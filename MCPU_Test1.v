==> flow/design.v <==
`timescale 1ns / 1ps
module MEMORY (
				input clk,
				input wire [31:0] addr,  
				input wire [31:0] dataIn,  
				input wire write,  
				output reg [31:0] dataOut);  
	reg [31:0] mem [0:69];  
	initial begin  
		mem[0] = 32'h3C17E000;
		mem[1] = 32'h3C16F000;
		mem[2] = 32'h2008FFF0;
		mem[3] = 32'hAEC80000;
		mem[4] = 32'h3C08FFFF;
		mem[5] = 32'h20080000;
		mem[6] = 32'hAEE80000;
	end
	reg [31:0] d[0:3];  
	always @(posedge clk) begin
		if (write) begin
			case(addr)
				32'hF000_0000: d[0] = dataIn;  
				32'hF000_0004: d[1] = dataIn;
				32'hE000_0000: d[2] = dataIn;  
				32'hE000_0004: d[3] = dataIn;
			endcase
		end
	end
	always @* begin
		case(addr)
			32'hF000_0000: dataOut = d[0];
			32'hF000_0004: dataOut = d[1];
			32'hE000_0000: dataOut = d[2];
			32'hE000_0004: dataOut = d[3];
			default: dataOut = mem[addr[15:2]];
		endcase
	end	
endmodule
module MCPU_MCPU_sch_tb();
   reg reset;
   reg clk;
   reg MIO_ready;
   reg INT;
   wire [31:0] Data_in;
   wire [4:0] state;
   wire [31:0] Inst_out;
   wire [31:0] Data_out;
   wire [31:0] Addr_out;  
   wire [31:0] PC_out;
   wire mem_w;
   wire CPU_MIO;
   Multi_CPU UUT (
		.state(state), 
		.inst_out(Inst_out), 
		.Data_out(Data_out), 
		.Addr_out(Addr_out), 
		.reset(reset), 
		.clk(clk), 
		.MIO_ready(MIO_ready), 
		.mem_w(mem_w), 
		.PC_out(PC_out), 
		.CPU_MIO(CPU_MIO), 
		.INT(INT), 
		.Data_in(Data_in)
   );
	MEMORY mmr(
		.clk(~clk),
		.addr(Addr_out),
		.dataIn(Data_out),
		.write(mem_w),
		.dataOut(Data_in)
	);
	initial begin	
		reset = 1'b1;
		clk = 1'b1;
		MIO_ready = 1'b1;
		INT = 1'b0;
		#100;
		reset = 1'b0;
	end
	always @* #50 clk <= ~clk;
endmodule
; Reports on MEMORY
; The steps from the RTL of MEMORY to its reports follow in flow order.
; Line numbers count from 1 in the design file above.
; Operators carry their Yosys type and port widths (W data, S select, Z words).
; A cell with n/a has no value.
[design]
top_module = MEMORY
clk_port = clk
library = sky130hd
pvt_corner = tt_025C_1v80

; After elaboration
; Source: Yosys, flattened and elaborated. Widths are those after wreduce. Registers that Yosys merges into a memory's read port (data or address) are not register bits. Print and check cells do not count. Equal cells are merged and count once.
; Yosys's memory passes give these memory sizes; they may raise the number of words (mostly to a power of two), join words into wider ones and drop unused or constant bits.
[classes]
n_eq = 4
muxes = 1
reduce_logical = 4
[op_table]
columns = cell, n
row1 = $eq A32 B32 Y1 const B, 4
row2 = $pmux W32 S4, 1
row3 = $reduce_and A2 Y1, 4
[word_totals]
reg_bits = 128
mem_bits_ro = 2030
memories = 1
in_bits = 66
output_inout_bits = 32
word_cells = 14
[mem_list]
columns = name, words, width, read_ports, wr, line
row1 = mem, 70, 29, 1, 0, 8  ; reg [31:0] mem [0:69];

; Logic depth
; Depth = most cells in a row (Yosys ltp): at word level without a register or memory, in the mapped netlist without a sequential cell, where the memories' decode and read muxes count.
[depth]
depth_word = 2
ABC_AREA = 0
ltp_mapped = 9

; Netlist
; Source: synth_stat.txt of the flow (Yosys; design flattened, memories mapped). It holds for the ABC_AREA given above (unset counts as 0); a run with the other value may have another netlist.
; Totals and module areas in this step are rounded.
[synth_totals]
stdcells = 335
area_um2 = 5256
sequential_area_um2 = 3844
flip_flops = 128
buffers = 21
[types]
columns = cell_type, n
row1 = sky130_fd_sc_hd__edfxtp_1, 128
row2 = sky130_fd_sc_hd__a22oi_1, 27
row3 = sky130_fd_sc_hd__a32oi_1, 14
row4 = sky130_fd_sc_hd__a221oi_1, 12
row5 = sky130_fd_sc_hd__nand2_1, 25
row6 = sky130_fd_sc_hd__ha_1, 6
row7 = sky130_fd_sc_hd__o211ai_1, 10
row8 = sky130_fd_sc_hd__and3_1, 11
row9 = sky130_fd_sc_hd__o21ai_0, 13
row10 = sky130_fd_sc_hd__a21oi_1, 10
row11 = sky130_fd_sc_hd__nand3_1, 9
row12 = sky130_fd_sc_hd__nor4_4, 2
row13 = sky130_fd_sc_hd__clkbuf_1, 11
row14 = sky130_fd_sc_hd__a22o_1, 4
row15 = sky130_fd_sc_hd__buf_2, 7
row16 = sky130_fd_sc_hd__mux2_2, 3
row17 = sky130_fd_sc_hd__nor3_1, 5
row18 = sky130_fd_sc_hd__nor4_2, 2
; Other cell types: 18; their cells: 36.

; Path before layout
; Path of least setup slack by OpenSTA after synthesis, without wires, with an ideal clock, recovery checks aside; 20% of the period is set as input and as output delay. Where synthesis merged equal registers, the netlist keeps one of their names.
[synth_path]
path_type = input port to flip-flop
start = input port addr[17]
end = register d[1][0]
tclk_ns = 3.96
input_delay_ns = 0.792
launch_ns = 0.792
arrival_ns = 2.844
path_slack_ns = 0.724
delay_ns = 2.444
path_stages = 5
n_path_buf = 1
synth_period_reached_ns = 3.236
; "delay_ns" = arrival - input delay + setup time.
; "path_stages": output pins that drive a net of the path, with the launching flip-flop's if there is one; two outputs of one cell count as two.
; "synth_period_reached_ns" is the clock period less the worst setup slack; recovery checks do not enter. This is arithmetic on one report: input and output delays are still those of the set period (20% each).
; Between the ends stands the longest chain of elaborated cells between them, by number of cells; it is not shown to be the way that was timed. Of several equally long chains one is given.
; A line is the first line of the expression or statement that the cell stems from. Yosys adds cells for indexed reads and writes and turns some case tables into memories.
[synth_between]
cell_sequence = sky130_fd_sc_hd__nor3_1 sky130_fd_sc_hd__nand4_1 sky130_fd_sc_hd__nor4_2 sky130_fd_sc_hd__buf_2 sky130_fd_sc_hd__and2_1
elab_chain_len = 2
cone_cells = 2
classes_between = eq/ne (1); reduce/logical (1)
[synth_rtl]
columns = element, line
row1 = from (decl), 4  ; input wire [31:0] addr,
row2 = $eq A32 B32 Y1, 21  ; case(addr)
row3 = $reduce_and A2 Y1, n/a
row4 = to (assign), 23  ; 32'hF000_0004: d[1] = dataIn;
row5 = to (decl), 18  ; reg [31:0] d[0:3];

; Worst path after layout
; Path of least setup slack in the final report of flow run 1 (OpenROAD, finished layout, wires in). Where an end is a register, its clock arrival counts in the times.
[layout_path]
path_type = input port to output port
start = input port addr[9]
end = output port dataOut[14]
tclk_ns = 5.29
input_delay_ns = 1.06
out_delay_ns = 1.06
launch_ns = 1.06
arrival_ns = 3.88
path_slack_ns = 0.35
path_stages = 8
n_path_buf = 3
; Between the ends stands the longest chain of elaborated cells between them, by number of cells; it is not shown to be the way that was timed. Of several equally long chains one is given.
[layout_between]
cell_sequence = sky130_fd_sc_hd__clkdlybuf4s50_1 sky130_fd_sc_hd__nor4_2 sky130_fd_sc_hd__nand4_2 sky130_fd_sc_hd__o41a_4 sky130_fd_sc_hd__a21oi_1 sky130_fd_sc_hd__buf_4 sky130_fd_sc_hd__o211ai_1 sky130_fd_sc_hd__clkdlybuf4s50_1
elab_chain_len = 2
cone_cells = 5
classes_between = eq/ne (4); mux (1)
[layout_rtl]
columns = element, line
row1 = from (decl), 4  ; input wire [31:0] addr,
row2 = $eq A32 B32 Y1, 30  ; case(addr)
row3 = $pmux W32 S4, 30
row4 = to (decl), 7  ; output reg [31:0] dataOut);

; Flow measurements of MEMORY on sky130hd: 2 stored runs with different settings, listed in no order. Input and output delays are each 20% of the period that was set; the output load is 0.01 pF.
; By "clock_period_reached_ns" is meant the clock period of the run minus its worst setup slack. This is arithmetic on one report: input and output delays are still those of the set period (20% each).
; Values from the reports are rounded here.

[flow run 1: settings]
period_ns = 5.29
CORE_UTILIZATION = 30
SETUP_SLACK_MARGIN = -0.25
PLACE_DENSITY_LB_ADDON = 0.06
CELL_PAD_IN_SITES_GLOBAL_PLACEMENT = 1
CELL_PAD_IN_SITES_DETAIL_PLACEMENT = 0
TNS_END_PERCENT = 65
GPL_TIMING_DRIVEN = 1
GPL_ROUTABILITY_DRIVEN = 0
CTS_CLUSTER_DIAMETER = 210
CAP_MARGIN = 5
SLEW_MARGIN = 35
MAX_ROUTING_LAYER = met5
CORE_MARGIN = 2
[flow run 1: results]
timing.setup.tns_ns = 0.000
fin_hold_ws_ns = 1.274
die_um2 = 18600
synthesis_area_um2 = 5256
setup_ws_ns = 0.350
final_stdcell_area_um2 = 7203
clock_period_reached_ns = 4.940

[flow run 2: settings]
period_ns = 2.39
CAP_MARGIN = 20
CORE_MARGIN = 2
CORE_UTILIZATION = 40
SLEW_MARGIN = 20
[flow run 2: results]
timing.setup.tns_ns = -9.626
fin_hold_ws_ns = 0.698
die_um2 = 14070
synthesis_area_um2 = 5256
setup_ws_ns = -0.484
final_stdcell_area_um2 = 8602
clock_period_reached_ns = 2.874
